==> flow/design.v <==
module slurm32_cpu_execute #(parameter REGISTER_BITS = 4, BITS = 32, ADDRESS_BITS = 32)
(
	input CLK,
	input RSTb,
	input [BITS - 1:0] instruction,		 
	input instruction_is_nop,
	input Z,
	input C,
	input S,
	input V,
	input [BITS - 1:0] regA,
	input [BITS - 1:0] regB,
	input [23:0] imm_reg,
	output load_memory,
	output store_memory,
	output [ADDRESS_BITS - 3:0] load_store_address,  
	output [BITS - 1:0] memory_out,
	output [3:0] memory_mask,
	output reg [4:0] aluOp,
	output reg [BITS - 1:0] aluA,
	output reg [BITS - 1:0] aluB,
	output reg load_pc,
	output reg [ADDRESS_BITS - 1:0] new_pc,
	output reg interrupt_flag_set,
	output reg interrupt_flag_clear,
	output reg halt,
	output reg cond_pass = 1'b0
);
localparam NOP_INSTRUCTION 		= {BITS{1'b0}};
localparam LINK_REGISTER   		= 8'd31;
localparam INTERRUPT_LINK_REGISTER   	= 8'd30;
localparam R0 				= {REGISTER_BITS{1'b0}};
localparam IRET_INSTRUCTION		= 32'h01000001;
localparam INSTRUCTION_CASEX_NOP			= NOP_INSTRUCTION;
localparam INSTRUCTION_CASEX_RET_IRET			= 32'h01xxxxxx;
localparam INSTRUCTION_CASEX_ALUOP_SINGLE_REG		= 32'h04xxxxxx;
localparam INSTRUCTION_CASEX_INTERRUPT			= 32'h05xxxxxx;
localparam INSTRUCTION_CASEX_INTERRUPT_EN		= 32'h06xxxxxx;
localparam INSTRUCTION_CASEX_SLEEP			= 32'h07xxxxxx;
localparam INSTRUCTION_CASEX_IMM			= 32'h1xxxxxxx;
localparam INSTRUCTION_CASEX_ALUOP_REG_REG		= 32'h2xxxxxxx;
localparam INSTRUCTION_CASEX_ALUOP_REG_IMM		= 32'h3xxxxxxx;
localparam INSTRUCTION_CASEX_BRANCH			= 32'h4xxxxxxx;
localparam INSTRUCTION_CASEX_BYTE_HALFWORD_LOAD_STORE	= 32'h8xxxxxxx;
localparam INSTRUCTION_CASEX_TWO_REG_COND_ALU		= 32'h9xxxxxxx;
localparam INSTRUCTION_CASEX_LOAD			= 32'hcxxxxxxx;
localparam INSTRUCTION_CASEX_STORE			= 32'hdxxxxxxx;
localparam COND_EQ  = 4'b0000;	 
localparam COND_Z   = 4'b0000;   
localparam COND_NZ  = 4'b0001;	 
localparam COND_NE  = 4'b0001;	 
localparam COND_S   = 4'b0010;	 
localparam COND_NS  = 4'b0011;   
localparam COND_C   = 4'b0100;   
localparam COND_LTU = 4'b0100;   
localparam COND_NC  = 4'b0101;	 
localparam COND_GEU = 4'b0101;   
localparam COND_V   = 4'b0110;    
localparam COND_NV  = 4'b0111;   	
localparam COND_LT  = 4'b1000;   
localparam COND_LE  = 4'b1001;   	
localparam COND_GT  = 4'b1010;   
localparam COND_GE  = 4'b1011;   
localparam COND_LEU = 4'b1100;   
localparam COND_GTU = 4'b1101;   
localparam COND_A   = 4'b1110;   
localparam COND_L   = 4'b1111;   	
localparam ALU5_MOV  = 5'd0;  
localparam ALU5_ADD  = 5'd1;  
localparam ALU5_ADC  = 5'd2;  	
localparam ALU5_SUB  = 5'd3;  
localparam ALU5_SBB  = 5'd4;  
localparam ALU5_AND  = 5'd5;  
localparam ALU5_OR   = 5'd6;  
localparam ALU5_XOR  = 5'd7;  	
localparam ALU5_MUL  = 5'd8;  	
localparam ALU5_MULU = 5'd9;  
localparam ALU5_RRN  = 5'd10;  
localparam ALU5_RLN  = 5'd11;  
localparam ALU5_CMP  = 5'd12;  
localparam ALU5_TST  = 5'd13;  
localparam ALU5_UMULU = 5'd14;  
localparam ALU5_BSWAP = 5'd15;
localparam ALU5_ASR = 5'd16;  
localparam ALU5_LSR = 5'd17;  
localparam ALU5_LSL = 5'd18;  
localparam ALU5_ROLC = 5'd19;  
localparam ALU5_RORC = 5'd20;  
localparam ALU5_ROL  = 5'd21;  
localparam ALU5_ROR  = 5'd22;  
localparam ALU5_CC   = 5'd23;  
localparam ALU5_SC   = 5'd24;  
localparam ALU5_CZ   = 5'd25;  
localparam ALU5_SZ   = 5'd26;  
localparam ALU5_CS   = 5'd27;  
localparam ALU5_SS   = 5'd28;  
localparam ALU5_STF  = 5'd29;  
localparam ALU5_RSF  = 5'd30;  
function is_branch_link_from_ins;
input [15:0] ins;
	is_branch_link_from_ins = (ins[27:24] == COND_L) ? 1'b1 : 1'b0;
endfunction
function [4:0] alu_op_from_ins;
input [31:0] ins;
begin
	alu_op_from_ins = {1'b0, ins[27:24]}; 
end
endfunction
function [7:0] reg_src_from_ins;
input [31:0] ins;
begin
	reg_src_from_ins = ins[15:8];
end
endfunction
function [7:0] reg_src2_from_ins;
input [31:0] ins;
begin
	reg_src2_from_ins = ins[7:0];
end
endfunction
function [7:0] reg_dest_from_ins;
input [31:0] ins;
begin
	reg_dest_from_ins = ins[23:16];
end
endfunction
function [7:0] reg_branch_ind_from_ins;
input [31:0] ins;
begin
	reg_branch_ind_from_ins = ins[15:8];
end
endfunction
function is_ret_or_iret;
input [31:0] ins;
		is_ret_or_iret = ins[0];	 
endfunction
function uses_flags_for_branch;
input [31:0] ins;
begin
	case(ins[27:24])
		COND_A,  COND_L:
			uses_flags_for_branch = 1'b0;
		default:
			uses_flags_for_branch = 1'b1;
	endcase
end
endfunction
function [4:0] single_reg_alu_op_from_ins;
input [31:0] ins;
begin
	single_reg_alu_op_from_ins = {1'b1, ins[11:8]}; 
end
endfunction
function eval_cond;
input [3:0] cond;
input Z_in;
input S_in;
input C_in;
input V_in;
begin
	case(cond)
		COND_EQ :		 
			if (Z_in == 1'b1) eval_cond = 1'b1;
			else eval_cond = 1'b0;
		COND_NE :		 
			if (Z_in == 1'b0) eval_cond = 1'b1;
			else eval_cond = 1'b0;
		COND_S:		 
			if (S_in == 1'b1) eval_cond = 1'b1;
			else eval_cond = 1'b0;
		COND_NS:		 
			if (S_in == 1'b0) eval_cond = 1'b1;
			else eval_cond = 1'b0;
		COND_C:		 
			if (C_in == 1'b1) eval_cond = 1'b1;
			else eval_cond = 1'b0;
		COND_NC:		 
			if (C_in == 1'b0) eval_cond = 1'b1;
			else eval_cond = 1'b0;
		COND_V:		 
			if (V_in == 1'b1) eval_cond = 1'b1;
			else eval_cond = 1'b0;
		COND_NV:		 
			if (V_in == 1'b0) eval_cond = 1'b1;
			else eval_cond = 1'b0;
		COND_LT:		 
			if ((S_in ^ V_in) == 1'b1) eval_cond = 1'b1;
			else eval_cond = 1'b0;
		COND_LE:		 
			if ((Z_in == 1'b1) || (S_in ^ V_in)) eval_cond = 1'b1;
			else eval_cond = 1'b0;
 		COND_GT:		 
			if ((S_in == V_in) && Z_in == 1'b0) eval_cond = 1'b1;
			else eval_cond = 1'b0;	
		COND_GE:		 
			if (S_in == V_in) eval_cond = 1'b1;
			else eval_cond = 1'b0;	
  		COND_LEU:		 
			if (C_in == 1'b1 || Z_in == 1'b1) eval_cond = 1'b1;
			else eval_cond = 1'b0;	
		COND_GTU:		 
			if (C_in == 1'b0 && Z_in == 1'b0) eval_cond = 1'b1;
			else eval_cond = 1'b0;	
		COND_A:		 
			eval_cond = 1'b1;
		COND_L:		 
			eval_cond = 1'b1; 	
		default:	
  			eval_cond = 1'b0;
	endcase
end
endfunction
function alu_cond_pass_from_ins;
input [31:0] instruction;
input Z;
input S; 
input C; 
input V;
begin
	alu_cond_pass_from_ins = eval_cond(instruction[19:16], Z, S, C, V);
end 
endfunction
function branch_taken_from_ins;
input [31:0] instruction;
input Z;
input S; 
input C; 
input V;
begin
	branch_taken_from_ins = eval_cond(instruction[27:24], Z, S, C, V);
end 
endfunction
function is_interrupt_enable_disable;
input [31:0] ins;
		is_interrupt_enable_disable = ins[0];	 
endfunction
reg [4:0] aluOp_next;
reg [BITS - 1:0] aluA_next;
reg [BITS - 1:0] aluB_next;
always @(posedge CLK)
begin
	if (RSTb == 1'b0) begin
		aluOp <= 5'd0;
		aluA <= {BITS{1'b0}};
		aluB <= {BITS{1'b0}};
	end else begin
		aluOp <= aluOp_next;
		aluA <= aluA_next;
		aluB <= aluB_next;
	end
end
always @(*)
begin
	cond_pass = 1'b0;
	aluA_next = regA;
	aluB_next = regB;
	aluOp_next = 5'd0;  
	if (!instruction_is_nop)
		casex (instruction)
			INSTRUCTION_CASEX_ALUOP_SINGLE_REG:	begin  
				aluOp_next 	= single_reg_alu_op_from_ins(instruction);
			end
			INSTRUCTION_CASEX_ALUOP_REG_REG:   begin  
				aluOp_next 	= alu_op_from_ins(instruction);
			end
			INSTRUCTION_CASEX_ALUOP_REG_IMM:	begin	 
				aluB_next 	= {imm_reg, instruction[7:0]};
				aluOp_next 	= alu_op_from_ins(instruction);
			end
			INSTRUCTION_CASEX_TWO_REG_COND_ALU:	begin  
				if (alu_cond_pass_from_ins(instruction, Z, S, C, V) == 1'b1) begin
					aluOp_next 	= alu_op_from_ins(instruction);
					cond_pass = 1'b1;
				end
			end
			default: ;
		endcase
end
always @(*)
begin
	load_pc = 1'b0;
	new_pc = {ADDRESS_BITS{1'b0}};
	if (!instruction_is_nop)
		casex(instruction)
			INSTRUCTION_CASEX_BRANCH: begin
				if (branch_taken_from_ins(instruction, Z, S, C, V) == 1'b1) begin
						new_pc = regA + imm_reg;
						load_pc = 1'b1;
				end
			end
			INSTRUCTION_CASEX_RET_IRET: begin
				new_pc = regA;
				load_pc = 1'b1;
			end
		endcase
end
assign load_memory = 1'b0;
assign store_memory = 1'b0;
always @(*)
begin
	interrupt_flag_set = 1'b0;
	interrupt_flag_clear = 1'b0;
	if (! instruction_is_nop)
		casex (instruction) 
			INSTRUCTION_CASEX_INTERRUPT_EN: begin
				if (is_interrupt_enable_disable(instruction) == 1'b0)
					interrupt_flag_clear = 1'b1;
				else 
					interrupt_flag_set = 1'b1;
			end
			INSTRUCTION_CASEX_RET_IRET:	begin	 
				if (is_ret_or_iret(instruction) == 1'b1)
					interrupt_flag_set = 1'b1;  
			end
			INSTRUCTION_CASEX_SLEEP: begin
				interrupt_flag_set = 1'b1;
			end
			INSTRUCTION_CASEX_INTERRUPT: begin
				interrupt_flag_clear = 1'b1;
			end
			default: ;
		endcase
end
always @(*)
begin
	halt = 1'b0;
	if (! instruction_is_nop)
		casex(instruction)
			INSTRUCTION_CASEX_SLEEP: begin
				halt = 1'b1;	
			end
		endcase
end
endmodule
# == Tool chain data of slurm32_cpu_execute ==
# What the tools print for slurm32_cpu_execute, step after step.
# Line numbers count from 1 in the design file above.
# Library cell names are shortened.
# A cell with -- has no value.
# design
top_module,slurm32_cpu_execute
clock,CLK
cell_library,sky130hd
corner,tt_025C_1v80

# == After elaboration ==
# Yosys after proc, flatten, opt, wreduce and memory -nomap, before mapping. Enables and synchronous resets that opt folds into registers are not counted as muxes. Memory bits, and registers merged into a memory's read port (data or address), are not among the register bits. Print and check cells are not counted. Equal cells are merged and count once.
# op_classes
add_sub_neg,1
n_eq,40
n_mux,41
bitwise,4
reduce_and_logical,11
# op_table
cell,n
two-way mux 32 bit,4
equality test 4 bit (second input constant),17
parallel mux 32 bit (select 2 bit),1
equality test 4 x 3 -> 1 bit (second input constant),9
adder 32 x 24 -> 32 bit,1
equality test 8 x 3 -> 1 bit (second input constant),4
parallel mux 1 bit (select 15 bit),2
two-way mux 1 bit,29
equality test 4 x 2 -> 1 bit (second input constant),6
parallel mux 5 bit (select 3 bit),1
OR reduction 2 bit,5
equality test 4 x 1 -> 1 bit (second input constant),2
zero test 4 bit,2
equality test 8 x 1 -> 1 bit (second input constant),1
parallel mux 1 bit (select 2 bit),3
two-way mux 4 bit,1
inverter 1 bit,3
logical AND 1 bit,2
logical OR 1 bit,2
equality test 1 bit,1
XOR 1 bit,1
# word_totals
reg_bits,69
input_bits,127
output_inout_bits,174
wordCells,100

# == Longest topological paths ==
# Longest topological path by Yosys (ltp), each cell counted once; first at word level (registers and memories cut), then after technology mapping (sequential cells cut; the memories' decode and read muxes count).
# depth
word_depth,9
abc_area,0
depth_mapped,10
mapped_depth_nobuf,10

# == Netlist ==
# Source: synth_stat.txt of the flow (Yosys; design flattened, memories mapped). It holds for the ABC_AREA given above (unset counts as 0); a run with the other value may have another netlist.
# Totals and module areas in this step are rounded.
# synth_totals
cell_count,675
yosys_area_um2,5189
sequential_area_um2,1381
ffs,69
n_buf,107
# types
type,n,area_total_um2
dfxtp_1,69,1.38E+03
buf_4,68,510.49
nand2_1,118,442.925
ha_1,24,300.288
a21boi_0,34,255.245
and2_1,33,206.448
nor2_1,39,146.39
a21oi_1,29,145.139
o21ai_0,26,130.125
xnor2_1,12,105.101
a22oi_1,13,97.594
clkbuf_1,25,93.84
xor2_1,10,87.584
a21o_1,10,75.072
nand3_1,14,70.067
o211ai_1,9,67.565
or4b_1,6,60.058
nand4_1,8,50.048
# Not listed: further types 52, cells in them 128.

# == Path before layout ==
# Path of least setup slack by OpenSTA after synthesis, without wires, with an ideal clock, recovery checks aside; 20% of the period is set as input and as output delay. Where synthesis merged equal registers, the netlist keeps one of their names.
# synth_timing
path_kind,input to output
from,input port regA[0]
to,output port new_pc[30]
tclk_ns,4.44
input_delay_ns,0.888
out_delay_ns,0.888
launch_ns,0.888
arrival_ns,3.104
required_time_ns,3.552
path_slack_ns,0.448
delay_ns,2.216
driving_pins,10
n_path_buf,0
synth_period_reached_ns,3.992
# "delay_ns" is the arrival time less input delay plus setup time.
# At an output port there is no setup time.
# "driving_pins" counts driving pins, that of a launching flip-flop among them; a cell with two outputs on the path counts twice.
# "synth_period_reached_ns" = period - worst setup slack (recovery checks aside). The figure is calculated, with input and output delays left at 20% of the set period.
# The rows between start and end are the longest chain of elaborated cells between them; the timing report does not say that the signal goes this way. Where chains are equally long, one stands for them.
# Each line given opens the expression or statement behind the cell; cells for indexed reads and writes are added by Yosys, which also makes memories of some case tables.
# synth_between
cell_sequence,ha_1 inv_1 fa_1 nand2b_1 a21oi_1 a2111oi_2 o21ai_0 a221oi_4 or4b_1 nand3_1
elab_chain_len,4
cone_cells,4
lines_between,4
cone_classes,add/sub (1); mux (3)
# synth_lines
element,line_no,source
start: declaration,11,"input [BITS - 1:0] regA,"
adder 32 x 24 -> 32 bit,287,new_pc = regA + imm_reg;
two-way mux 32 bit,286,"if (branch_taken_from_ins(instruction, Z, S, C, V) == 1'b1) begin"
parallel mux 32 bit (select 2 bit),284,casex(instruction)
two-way mux 32 bit,283,if (!instruction_is_nop)
end: declaration,23,"output reg [ADDRESS_BITS - 1:0] new_pc,"

# == Timing after layout ==
# Path of least setup slack in the final report of run 1 (OpenROAD, finished layout, wires in). Where an end is a register, its clock arrival counts in the times.
# layout_timing
path_kind,input to output
from,input port regA[9]
to,output port new_pc[29]
tclk_ns,4.55
input_delay_ns,0.91
out_delay_ns,0.91
launch_ns,0.91
arrival_ns,3.33
required_time_ns,3.64
path_slack_ns,0.31
driving_pins,13
n_path_buf,5
# The rows between start and end are the longest chain of elaborated cells between them; the timing report does not say that the signal goes this way. Where chains are equally long, one stands for them.
# layout_between
cell_sequence,buf_8 ha_4 buf_12 clkinvlp_4 o221ai_4 nand4_1 nor2_4 a211oi_4 buf_4 buf_6 or4b_1 nand3_1 buf_2
elab_chain_len,4
cone_cells,4
lines_between,4
cone_classes,add/sub (1); mux (3)
# layout_lines
element,line_no,source
start: declaration,11,"input [BITS - 1:0] regA,"
adder 32 x 24 -> 32 bit,287,new_pc = regA + imm_reg;
two-way mux 32 bit,286,"if (branch_taken_from_ins(instruction, Z, S, C, V) == 1'b1) begin"
parallel mux 32 bit (select 2 bit),284,casex(instruction)
two-way mux 32 bit,283,if (!instruction_is_nop)
end: declaration,23,"output reg [ADDRESS_BITS - 1:0] new_pc,"

# Stored flow runs of slurm32_cpu_execute (2 of them; Yosys, OpenROAD, sky130hd). They differ in their settings and are not a sequence. Constraints: input delay and output delay 20% of the set period each, output load 0.01 pF.
# "timing.achieved_period_ns" is the run's clock period less its worst setup slack. It is reckoned from that one timing run; input and output delays stay at 20% of the period that was set.
# "worst_path_allowed_less_slack_ns": the worst setup path's part of the clock period (all of it between registers, 20% less for each end at a port) less its slack. A launch clock that arrives late makes it longer, a capture clock that arrives late makes it shorter.
# "power_total_uw": no workload was simulated; the value follows from the tool's default switching activity.
# Measured values are rounded.
# Settings: -- = not set for that run.
stored run,period_ns,CORE_UTILIZATION,SETUP_SLACK_MARGIN,PLACE_DENSITY_LB_ADDON,CORE_MARGIN,ABC_AREA,GPL_TIMING_DRIVEN,GPL_ROUTABILITY_DRIVEN,CTS_CLUSTER_SIZE,CTS_CLUSTER_DIAMETER,MAX_ROUTING_LAYER,CAP_MARGIN,SLEW_MARGIN,worst_path_allowed_less_slack_ns,worst_path_kind,holdWs_ns,total_die_area_um2,synthArea_um2,setup_tns_ns,final_setup_ws_ns,power_total_uw,timing.achieved_period_ns,stdcell_area_um2,layout_utilization_frac
run 1,4.55,40,1.24,0.29,3,0,0,1,55,306,met5,20,20,2.42,input to output,0.775,14370,5189,0.000,0.311,2285,4.239,10250,0.829
run 2,2.8,40,--,--,2,--,--,--,--,--,--,20,20,2.26,input to output,0.466,13900,5189,-9.097,-0.581,3617,3.381,9816,0.778
